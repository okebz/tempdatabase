==> flow/design.v <==
`timescale 1ns / 1ps 
module max_pool(p0, p1, p2, p3, out);
input [7:0] p0, p1, p2, p3; 
output[7:0] out;
  assign out = p0 > p1 && p0 > p2 && p0 > p3 ? p0 :
               p1 > p2 && p1 > p3            ? p1 :
               p2 > p3                       ? p2 : p3; 
endmodule
module custom_max_pool(clk, input_stream, reset, output_stream, data_valid);
parameter IMAGE_WIDTH = 8;
input clk, reset;
input[7:0] input_stream;
output[7:0] output_stream;
output reg  data_valid;
reg [7:0]row1[0:IMAGE_WIDTH-1];
reg [7:0]row2[0:1];
integer i;
reg [1:0] STATE;
reg [3:0] counter;
reg [6:0] counter_finish;
always@(posedge clk)begin
  if(reset == 1'b1)begin
    STATE <= 0;
    counter <= 1;
    counter_finish <= 0;
     data_valid <= 0;
  end
  else if(STATE == 0)begin
    if(counter == 10)begin
      STATE <= 1;     
      counter <= 1;
      data_valid <= 1;
    end
    else begin
      STATE <= 0;     
      counter <= counter + 1;
      data_valid <= 0;
    end
    counter_finish <= counter_finish + 1;
  end
  else if(STATE == 1)begin
    if(counter_finish == 7'd64)begin
      STATE <= 3;     
      counter<= 0;
      data_valid <= 0;
    end
    else if(counter == 5'd7)begin
      STATE <= 2;     
      counter<= 1;
      data_valid <= 0;
    end
    else begin  
      STATE <= 1;     
      counter<= counter+1;
      data_valid <= 1;
    end
      counter_finish <= counter_finish + 1;
  end
  else if(STATE == 2)begin
    if(counter == 5'd1)begin
      STATE <= 1;     
      counter <= 1;
      data_valid <=1;
    end
    else begin  
      STATE <= 2;     
      counter<= counter+1;
      data_valid <=0;
    end
    counter_finish <= counter_finish + 1;
  end
  else if(STATE == 3)begin
    STATE <= 3;     
    data_valid <= 0;
    counter<= 0;
    counter_finish <= 0;
  end
end
always@(posedge clk)begin
  row1[0] <= input_stream;
  row2[0] <= row1[IMAGE_WIDTH-1];
  row2[1] <= row2[0];
  for(i = 1; i < IMAGE_WIDTH; i=i+1)begin
    row1[i] <= row1[i-1];
  end
end           
max_pool mp(row1[0],row1[1], row2[0],row2[1], output_stream);
endmodule
From RTL to reports: custom_max_pool --
The steps from the RTL of custom_max_pool to its reports follow in flow order. Lines are those of the file above, counted from 1. Cell names lack the library's common part. A cell with - has no value.
Inputs: design top custom_max_pool, clock port clk, standard-cell library sky130hd, library corner tt_025C_1v80

Word level --
Source: Yosys, flattened and elaborated. Widths are those after wreduce. Registers that Yosys merges into a memory's read port (data or address) are not register bits. Print and check cells do not count.
Storage and ports: bits in latches 0, memory bits (writable) 0, memory bits (read-only) 0, word width x clocked read ports 0, memory cells 0, bits of input ports 10, bits in registers 94
Cells by class: magnitude comparators 6, equality and inequality tests 7, shift operators 0, add/sub/neg operators 2, reduce/logical cells 5, $mul 0, div/mod/pow operators 0, mux-type cells 31, bitwise operators 0
Operators by type and width (number):
- greater-than comparator 8 bit | 6
- 2-to-1 mux 4 bit | 8
- 2-to-1 mux 7 bit | 4
- 2-to-1 mux 8 bit | 3
- 2-to-1 mux 2 bit | 7
- 2-to-1 mux 1 bit | 9
- adder 7 x 1 -> 7 bit (second input constant) | 1
- == test 7 bit (second input constant) | 1
- == test 2 bit (second input constant) | 2
- adder 4 x 1 -> 4 bit (second input constant) | 1
- == test 4 x 1 -> 1 bit (second input constant) | 1
- == test 4 x 3 -> 1 bit (second input constant) | 1
- == test 4 bit (second input constant) | 1
- nonzero test 4 bit | 1
- logical AND 1 bit | 3
- == test 2 x 1 -> 1 bit (second input constant) | 1
- zero test 2 bit | 1

Logic depth --
Yosys ltp: most cells in a row. Word level: on the elaborated netlist, between registers, memories and ports. Mapped: between sequential cells and ports; inverters and the memories' decode and read muxes count.
Logic depth: depth after elaboration 5, ABC_AREA 0, depth in mapped cells 10, depth with buffers taken out 8

Netlist --
The flow's flattened synthesis, as Yosys stat reports it; memories are mapped. The netlist is that of the ABC_AREA named above (0 if unset); the other value can give another one. Totals and module areas in this step are rounded.
Cells by type:
- dfxtp_1 | number 96, total area 1.92E+03 um^2
- ha_1 | number 53, total area 663.136 um^2
- a21oi_1 | number 28, total area 140.134 um^2
- inv_1 | number 32, total area 120.115 um^2
- o31ai_1 | number 11, total area 82.579 um^2
- nand3_1 | number 16, total area 80.077 um^2
- a221oi_1 | number 8, total area 70.067 um^2
- nor2_1 | number 18, total area 67.565 um^2
- nand4_1 | number 10, total area 62.56 um^2
- nor3_1 | number 12, total area 60.058 um^2
- and3_1 | number 9, total area 56.304 um^2
- nand2_1 | number 12, total area 45.043 um^2
- nor2b_1 | number 7, total area 43.792 um^2
- o21ai_0 | number 8, total area 40.038 um^2
- o211ai_1 | number 5, total area 37.536 um^2
- a31oi_1 | number 4, total area 25.024 um^2
- a21o_1 | number 3, total area 22.522 um^2
- nor3_2 | number 2, total area 20.019 um^2
Other cell types: 29; their cells: 39.
Mapped netlist: flip-flop cells 96, cells in the netlist 373, area of sequential cells 1900 um^2, synthesis area 3900 um^2
By module: a second synthesis without flattening, with its own total; a netlist apart from the flattened one above.
Unflattened totals: cell total of the unflattened synthesis 379, area total of the unflattened synthesis 4000 um^2
Rows give one instance, submodules left out.
By module:
- custom_max_pool | sequential area 1900 um^2, cells 192, instances 1, area 2600 um^2
- max_pool | sequential area 0.0 um^2, cells 187, instances 1, area 1400 um^2

Path before layout --
OpenSTA on the mapped netlist: ideal clock, no wires. The path of least setup slack (recovery checks aside). Input and output delay are each 20% of the period. Register names are those of the netlist, which keeps one name where synthesis merged equal registers.
Timing after synthesis: kind flip-flop to output port, start register row1[1][1], end output port output_stream[0], arrival time 2110 ps, buffers on the path 2, clock period 3010 ps, output delay 602 ps, stages 11, path delay 2110 ps, time at the first pin 0 ps, setup slack 298 ps, synthesis period reached 2712 ps
"path delay" = arrival - input delay + setup time. A path that ends at an output port has no setup time. "stages" counts driving pins, that of a launching flip-flop among them; a cell with two outputs on the path counts twice. "synthesis period reached" is the clock period less the worst setup slack; recovery checks do not enter. This is arithmetic on one report: input and output delays are still those of the set period (20% each). The rows between start and end are the longest chain of elaborated cells between them; the timing report does not say that the signal goes this way. Where chains are equally long, one stands for them. A line is the first line of the expression or statement that the cell stems from. Yosys adds cells for indexed reads and writes and turns some case tables into memories.
On the way, after synthesis: cell sequence dfxtp_1 inv_1 ha_1 nor2b_1 o211ai_1 a21oi_1 o31a_1 buf_2 and2_1 buf_2 o31ai_1, length of the longest elaborated chain 4
RTL lines, path after synthesis:
- from (decl) | line 15 | reg [7:0]row1[0:IMAGE_WIDTH-1];
- from (assign) | line 84 | row1[i] <= row1[i-1];
- greater-than comparator 8 bit | line 6 | p1 > p2 && p1 > p3            ? p1 :
- logical AND 1 bit | line 6
- 2-to-1 mux 8 bit | line 6
- 2-to-1 mux 8 bit | line 5 | assign out = p0 > p1 && p0 > p2 && p0 > p3 ? p0 :
- to (decl) | line 13 | output[7:0] output_stream;

Worst path after layout --
Path of least setup slack in the final report of run 1 (OpenROAD, finished layout, wires in). Where an end is a register, its clock arrival counts in the times. The path's times are printed in steps of 10 ps; the period is the one set.
Timing after layout: kind flip-flop to output port, start register row2[0][1], end output port output_stream[3], clock period 1490 ps, time at the first pin 330 ps, setup slack -1340 ps, stages 10, arrival time 2530 ps, buffers on the path 1, output delay 300 ps
The rows between start and end are the longest chain of elaborated cells between them; the timing report does not say that the signal goes this way. Where chains are equally long, one stands for them.
On the way, after layout: cell sequence dfxtp_4 inv_4 ha_4 nor2b_4 o211ai_1 a21oi_2 or3_4 a221oi_4 o31ai_4 buf_2, length of the longest elaborated chain 4
RTL lines, path after layout:
- from (decl) | line 16 | reg [7:0]row2[0:1];
- from (assign) | line 81 | row2[0] <= row1[IMAGE_WIDTH-1];
- greater-than comparator 8 bit | line 7 | p2 > p3                       ? p2 : p3;
- 2-to-1 mux 8 bit | line 7
- 2-to-1 mux 8 bit | line 6 | p1 > p2 && p1 > p3            ? p1 :
- 2-to-1 mux 8 bit | line 5 | assign out = p0 > p1 && p0 > p2 && p0 > p3 ? p0 :
- to (decl) | line 13 | output[7:0] output_stream;

--- measured runs ---
Below are 2 stored runs of the flow (Yosys, OpenROAD; platform sky130hd) on custom_max_pool, each with its settings and what was measured, unordered. Constraints: input delay and output delay 20% of the set period each, output load 0.01 pF.
"worst setup path time" is the time allowed to the run's worst setup path (the clock period less input and output delay, where it has them) less its slack. Clock arrival times count: a late capture clock shortens it, a late launch clock lengthens it.
By "total power after layout" is meant OpenSTA's value without simulated activity: inputs other than the clock are taken to toggle once in ten clock periods, and the tool carries that through the logic.
"worst setup path time" is given in steps of 10 ps.
The results are shown rounded.

* Run 1 | settings: period_ns 1.49; CORE_UTILIZATION 16; SETUP_SLACK_MARGIN -0.02; PLACE_DENSITY_LB_ADDON 0.14; HOLD_SLACK_MARGIN 0.08; CORE_MARGIN 6; CTS_CLUSTER_SIZE 45; MAX_ROUTING_LAYER met4; CAP_MARGIN 20; SLEW_MARGIN 20 | results: worst setup path time 2530 ps; worst setup path type flip-flop to output port; total power after layout 0.0062 W; chip area in the Yosys report 3900 um^2; area of the standard cells in the finished layout 5900 um^2; die area 28000 um^2; setup slack of the worst path -1300 ps
* Run 2 | settings: period_ns 2.58; CORE_UTILIZATION 20; SETUP_SLACK_MARGIN -0.19; PLACE_DENSITY_LB_ADDON 0.22; CORE_ASPECT_RATIO 1.67; CORE_MARGIN 8; CTS_CLUSTER_SIZE 78; MAX_ROUTING_LAYER met5; CAP_MARGIN 20; SLEW_MARGIN 20 | results: worst setup path time 2540 ps; worst setup path type flip-flop to output port; total power after layout 0.0035 W; chip area in the Yosys report 3900 um^2; area of the standard cells in the finished layout 5500 um^2; die area 24000 um^2; setup slack of the worst path -470 ps
--- end ---
